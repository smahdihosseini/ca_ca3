==> flow/design.v <==
module centeralCU(AluOp, PCSrc, AluSrcB, clk, link, RegDst, RegWrite, AluSrcA, 
	IRWrite, IorD, MemWrite, MemRead, MemToReg, PCWrite, PCWriteCond, branch, opcode, rst);
	output reg[1:0] AluOp;
	output reg[1:0] PCSrc;
	output reg[1:0] AluSrcB;
	output reg link, RegDst, RegWrite, AluSrcA, IRWrite, IorD, MemWrite, MemRead, MemToReg, PCWrite, PCWriteCond, branch;
	input[5:0] opcode;
	input clk, rst;
	parameter [3:0] IF=0, ID=1, RT0=2, RT1=3, Jump=4, Beq=5, Bne=6, Jr=7, Jal=8, Memref=9, SW=10, LW0=11, LW1=12, Addi0=13, Andi0=14, AndiAddi=15;
	reg [3:0] ps, ns;
	always@(ps, opcode)begin
    ns = IF;
    case(ps)
      IF: begin ns = ID; end
      ID: begin ns = (opcode == 6'b000000) ? RT0 : 
                     (opcode == 6'b000100) ? Beq : 
                     (opcode == 6'b000101) ? Bne : 
                     (opcode == 6'b101011) ? Memref : 
                     (opcode == 6'b100011) ? Memref :
                     (opcode == 6'b000010) ? Jump :
                     (opcode == 6'b000011) ? Jal :
                     (opcode == 6'b000001) ? Jr :
                     (opcode == 6'b001000) ? Addi0 :
                     (opcode == 6'b001100) ? Andi0 : IF;
          end
      RT0: begin ns = RT1; end
      RT1: begin ns = IF; end
      Jump: begin ns = IF; end
      Beq: begin ns = IF; end
      Bne: begin ns = IF; end
      Jr: begin ns = IF; end
      Jal: begin ns = IF; end
      Memref: begin ns = (opcode == 6'b101011) ? SW : LW0; end
      SW: begin ns = IF; end
      LW0: begin ns = LW1; end
      LW1: begin ns = IF; end
      Addi0: begin ns = AndiAddi; end
      Andi0: begin ns = AndiAddi; end
      AndiAddi: begin ns = IF; end 
    endcase   
	end
		always@(ps, opcode)begin
    {AluOp, PCSrc, AluSrcB, link, RegDst, RegWrite, AluSrcA, IRWrite, IorD, MemWrite, MemRead, MemToReg, PCWrite, PCWriteCond, branch} = 18'b0;
    case(ps)
      IF: begin {MemRead, IRWrite, PCWrite, AluSrcB} = 5'b11101; end
      ID: begin AluSrcB = 2'b11; end
      RT0: begin {AluSrcA, AluOp} = 3'b110; end
      RT1: begin {RegDst, RegWrite} = 2'b11; end
      Jump: begin {PCSrc, PCWrite} = 3'b101; end
      Beq: begin {AluSrcA, AluOp, PCSrc, PCWriteCond, branch} = 7'b1010111; end
      Bne: begin {AluSrcA, AluOp, PCSrc, PCWriteCond, branch} = 7'b1010110; end
      Jr: begin {PCSrc, PCWrite} = 3'b111; end
      Jal: begin {link, PCWrite, PCSrc} = 4'b1110; end
      Memref: begin {AluSrcA, AluSrcB} = 3'b110; end
      SW: begin {IorD, MemWrite} = 2'b11; end
      LW0: begin {IorD, MemRead} = 2'b11; end
      LW1: begin {RegDst, MemToReg, RegWrite} = 3'b011; end
      Addi0: begin {AluSrcA, AluSrcB} = 3'b110; end
      Andi0: begin {AluSrcA, AluSrcB, AluOp} = 5'b11011; end
      AndiAddi: begin RegWrite = 1'b1; end 
    endcase   
	end
  always@(posedge clk, posedge rst) begin
    if(rst) ps <= IF;
    else  ps <= ns;
  end
endmodule
module ALUcontroller(AluOp, func, AluOperation);
  input [1:0] AluOp;
  input [5:0] func;
  output reg [2:0] AluOperation;
  always@(AluOp, func) begin
    AluOperation <= 3'b000;
    case(AluOp)
      2'b00: AluOperation <= 3'b010;
      2'b01: AluOperation <= 3'b110;
      2'b10: begin
              if( func == 6'b100000) AluOperation <= 3'b010;
              if( func == 6'b100010) AluOperation <= 3'b110;
              if( func == 6'b100100) AluOperation <= 3'b000;
              if( func == 6'b100101) AluOperation <= 3'b001;
              if( func == 6'b101010) AluOperation <= 3'b111;
             end
      2'b11: AluOperation <= 3'b000;
    endcase
  end
endmodule
module MIPSController(AluOperation, PCSrc, AluSrcB, clk, link, RegDst, RegWrite, AluSrcA, 
	IRWrite, IorD, MemWrite, MemRead, MemToReg, PCWrite, PCWriteCond, branch, func, opcode, rst);
  output [2:0] AluOperation;
  output [1:0] PCSrc;
  output[1:0] AluSrcB;
  output link, RegDst, RegWrite, AluSrcA, IRWrite, IorD, MemWrite, MemRead, MemToReg, PCWrite, PCWriteCond, branch;
  input[5:0] func;
  input[5:0] opcode;
  input clk, rst;
  wire [1:0] AluOp;
  centeralCU cecu(.AluOp(AluOp), .PCSrc(PCSrc), .AluSrcB(AluSrcB), .clk(clk), .link(link), .RegDst(RegDst), .RegWrite(RegWrite), 
        .AluSrcA(AluSrcA), .IRWrite(IRWrite), .IorD(IorD), .MemWrite(MemWrite), .MemRead(MemRead), .MemToReg(MemToReg), .PCWrite(PCWrite), 
        .PCWriteCond(PCWriteCond), .branch(branch), .opcode(opcode), .rst(rst));
  ALUcontroller alucu(.AluOp(AluOp), .func(func), .AluOperation(AluOperation));
endmodule
Tool chain data of MIPSController
The steps from the RTL of MIPSController to its reports follow in flow order. Lines are those of the file above, counted from 1. Cell names lack the library's common part. The mark n/a stands for no value.

Top: MIPSController. Clock: clk. Library: sky130hd. Library corner: tt_025C_1v80.

Word level
Counts by Yosys on the flattened word-level netlist (proc, flatten, opt, wreduce; memories kept). Register bits leave out memories and registers merged into their read ports (data or address); mux counts leave out enables and synchronous resets folded into registers. Print and check cells are left out. Cells with the same type and inputs are merged into one. Yosys's memory passes give these memory sizes; they may raise the number of words (mostly to a power of two), join words into wider ones and drop unused or constant bits.

The entry for register bits reads 4. The entry for ROM bits reads 288. The figure for memory cells is 1. Elaborated cells: 56.

For eq/ne operators the number is 31. Muxes and demuxes: 18. The entry for reduce/logical cells reads 5.

Memories: (no name shown) (words 16, bits a word 18, rd ports 1, wr ports 0, line 44) `case(ps)`.

Operator list (number): equality test 6 bit (second input constant) (7); 2-to-1 mux 4 bit (10); equality test 4 bit (second input constant) (8); case mux 4 bit (select 7 bit) (1); equality test 4 x 3 -> 1 bit (second input constant) (4); equality test 6 x 2 -> 1 bit (second input constant) (2); equality test 6 x 3 -> 1 bit (second input constant) (2); equality test 6 x 4 -> 1 bit (second input constant) (2); 2-to-1 mux 3 bit (4); OR reduction 9 bit (1); case mux 3 bit (select 3 bit) (1); equality test 4 x 2 -> 1 bit (second input constant) (2); equality test 6 x 1 -> 1 bit (second input constant) (1); logical NOT 6 bit (1); equality test 4 x 1 -> 1 bit (second input constant) (1); logical NOT 4 bit (1); equality test 2 x 1 -> 1 bit (second input constant) (1); equality test 2 bit (second input constant) (1); logical NOT 2 bit (1); OR reduction 2 bit (1); 2-to-1 mux 2 bit (1); 2-to-1 mux 1 bit (1).

Depth
Depth = most cells in a row (Yosys ltp): at word level without a register or memory, in the mapped netlist without a sequential cell, where the memories' decode and read muxes count.

Under depth in word-level cells stands 12. ABC_AREA: 0. The entry for gate-level depth with buffers reads 7.

Synthesis result
Source: synth_stat.txt of the flow (Yosys; design flattened, memories mapped). It holds for the ABC_AREA given above (unset counts as 0); a run with the other value may have another netlist. The area totals of this step are shown rounded.

Cells by type: dfrtp_1 (number 4, total area 100.096 um^2); ha_1 (number 4, total area 50.048 um^2); nor2_1 (number 13, total area 48.797 um^2); and2_1 (number 5, total area 31.28 um^2); mux2i_1 (number 3, total area 30.029 um^2); nand2_1 (number 7, total area 26.275 um^2); nand2b_1 (number 4, total area 25.024 um^2); nor2b_1 (number 4, total area 25.024 um^2); o21ai_0 (number 5, total area 25.024 um^2); inv_1 (number 6, total area 22.522 um^2); nor3_1 (number 4, total area 20.019 um^2); nor4bb_1 (number 2, total area 20.019 um^2); o22ai_1 (number 3, total area 18.768 um^2); xnor2_1 (number 2, total area 17.517 um^2); buf_2 (number 3, total area 15.014 um^2); o21bai_1 (number 2, total area 15.014 um^2); or4b_4 (number 1, total area 13.763 um^2); a31oi_1 (number 2, total area 12.512 um^2).

Other cell types: 16; their cells: 18.

For cell count the number is 92. The figure for cell area after synthesis is 0.000641 mm^2. For sequential area the number is 0.0001 mm^2. For flip-flops the number is 4. Buffers: 5.

The figures by module come from a second, unflattened synthesis with its own total; it is not the netlist above.

The entry for cells (unflattened synthesis) reads 97. Under area (unflattened synthesis) stands 0.000734 mm^2.

Rows give one instance, submodules left out.

By module: centeralCU (instances 1, cells 86, area 0.000651 mm^2, sequential area 0.0001 mm^2); ALUcontroller (instances 1, cells 11, area 0.0000838 mm^2, sequential area 0 mm^2); MIPSController (instances 1, cells 0, area 0 mm^2, sequential area 0 mm^2).

Path before layout
OpenSTA on the mapped netlist: ideal clock, no wires. The path of least setup slack (recovery checks aside). Input and output delay are each 20% of the period. Register names are those of the netlist, which keeps one name where synthesis merged equal registers.

Path type: input to output. Start: input port func[0]. End: output port AluOperation[1]. Under period stands 3.35 ns. Under external input delay stands 0.670 ns. The figure for external output delay is 0.670 ns. For time at the first pin the number is 0.670 ns. The figure for arrival time is 1.199 ns. Under required time stands 2.680 ns. Under slack stands 1.481 ns. Under path delay stands 0.529 ns. The entry for stages on the path reads 3. Path buffers: 0. For synthesis period reached the number is 1.869 ns.

"path delay" is the arrival time less input delay plus setup time. A path that ends at an output port has no setup time. "stages on the path": output pins that drive a net of the path, with the launching flip-flop's if there is one; two outputs of one cell count as two. "synthesis period reached" = period - worst setup slack (recovery checks aside). The figure is calculated, with input and output delays left at 20% of the set period. The rows between start and end are the longest chain of elaborated cells between them; the timing report does not say that the signal goes this way. Where chains are equally long, one stands for them. A line is the first line of the expression or statement that the cell stems from. Yosys adds cells for indexed reads and writes and turns some case tables into memories.

Cells stage by stage: nor2_1 a311oi_1 o21ai_0. The figure for length of the longest elaborated chain is 7.

Ends and longest elaborated chain, after synthesis: start: declaration (line 94) `input[5:0] func;`; equality test 6 bit (line 78) `if( func == 6'b100000) AluOperation <= 3'b010;`; 2-to-1 mux 2 bit (line 78); 2-to-1 mux 3 bit (line 79) `if( func == 6'b100010) AluOperation <= 3'b110;`; 2-to-1 mux 3 bit (line 80) `if( func == 6'b100100) AluOperation <= 3'b000;`; 2-to-1 mux 3 bit (line 81) `if( func == 6'b100101) AluOperation <= 3'b001;`; 2-to-1 mux 3 bit (line 82) `if( func == 6'b101010) AluOperation <= 3'b111;`; case mux 3 bit (select 3 bit) (line 74) `case(AluOp)`; end: declaration (line 90) `output [2:0] AluOperation;`.

Worst path after layout
From the final timing report of record 2: the path of least setup slack in the routed layout; clock arrival at registers is part of the times.

Path type: register to output. Start: register cecu.ps[0]. End: output port AluOperation[2]. Under period stands 2.82 ns. The figure for external output delay is 0.56 ns. For time at the first pin the number is 0.21 ns. The figure for arrival time is 2.06 ns. Under required time stands 2.26 ns. Under slack stands 0.19 ns. The entry for stages on the path reads 7. Path buffers: 2.

The rows between start and end are the longest chain of elaborated cells between them; the timing report does not say that the signal goes this way. Where chains are equally long, one stands for them. The chain passes a memory read, where the word-level depth is cut; so it can be longer than that depth.

Cells stage by stage: dfrtp_1 inv_1 ha_1 clkbuf_1 nand3_1 o21bai_1 clkdlybuf4s50_1. The figure for length of the longest elaborated chain is 3.

Ends and longest elaborated chain, after layout: start: declaration (line 10) `reg [3:0] ps, ns;`; start: assignment (line 64) `if(rst) ps <= IF;`; start: assignment (line 65) `else  ps <= ns;`; memory read (16 x 18 bit) (line 44) `case(ps)`; equality test 2 bit (line 74) `case(AluOp)`; case mux 3 bit (select 3 bit) (line 74); end: declaration (line 90) `output [2:0] AluOperation;`.

Add stored flow runs of MIPSController

MIPSController through Yosys and OpenROAD on sky130hd: 2 stored runs, unordered, with their settings and measured results. The constraints put input and output delay at 20% of the set period each and load the outputs with 0.01 pF. "reached clock period" means the clock period less the worst setup slack. The figure is calculated, with input and output delays left at 20% of the set period. "time of the worst setup path" = time allowed to the worst setup path (clock period - input delay - output delay, where it has them) - its slack; a late launch clock adds to it, a late capture clock takes from it. "total power of the final layout": no workload was simulated; the value follows from the tool's default switching activity. The results are shown rounded.

Record 1 has these settings: period_ns 0.991; CORE_UTILIZATION 68; PLACE_DENSITY_LB_ADDON 0.13; CORE_ASPECT_RATIO 1.59; CORE_MARGIN 3; ABC_AREA 1; GPL_TIMING_DRIVEN 1; CTS_CLUSTER_SIZE 33; MAX_ROUTING_LAYER met4; CAP_MARGIN 20; SLEW_MARGIN 20. Outcome: did not finish, floorplanning stopped with PDN-0185.

Record 2 has these settings: period_ns 2.82; CORE_UTILIZATION 15; PLACE_DENSITY_LB_ADDON 0.03; CELL_PAD_IN_SITES_DETAIL_PLACEMENT 1; TNS_END_PERCENT 60; GPL_TIMING_DRIVEN 0; GPL_ROUTABILITY_DRIVEN 1; CTS_CLUSTER_DIAMETER 133; CAP_MARGIN 5; MIN_ROUTING_LAYER met1; CORE_MARGIN 2; SLEW_MARGIN 20. The Yosys chip area after synthesis is 0.000641 mm^2. The area of the die is 0.00481 mm^2. The standard-cell area after routing reads 0.00106 mm^2. The measured utilization in the final report is 0.262. The lowest setup slack reads 0.193 ns. The total negative slack stands at 0.000 ns. For the total power of the final layout the run shows 729 µW. For the reached clock period the run shows 2.627 ns. The measured time of the worst setup path is 2.06 ns. Type of the worst setup path: register to output.
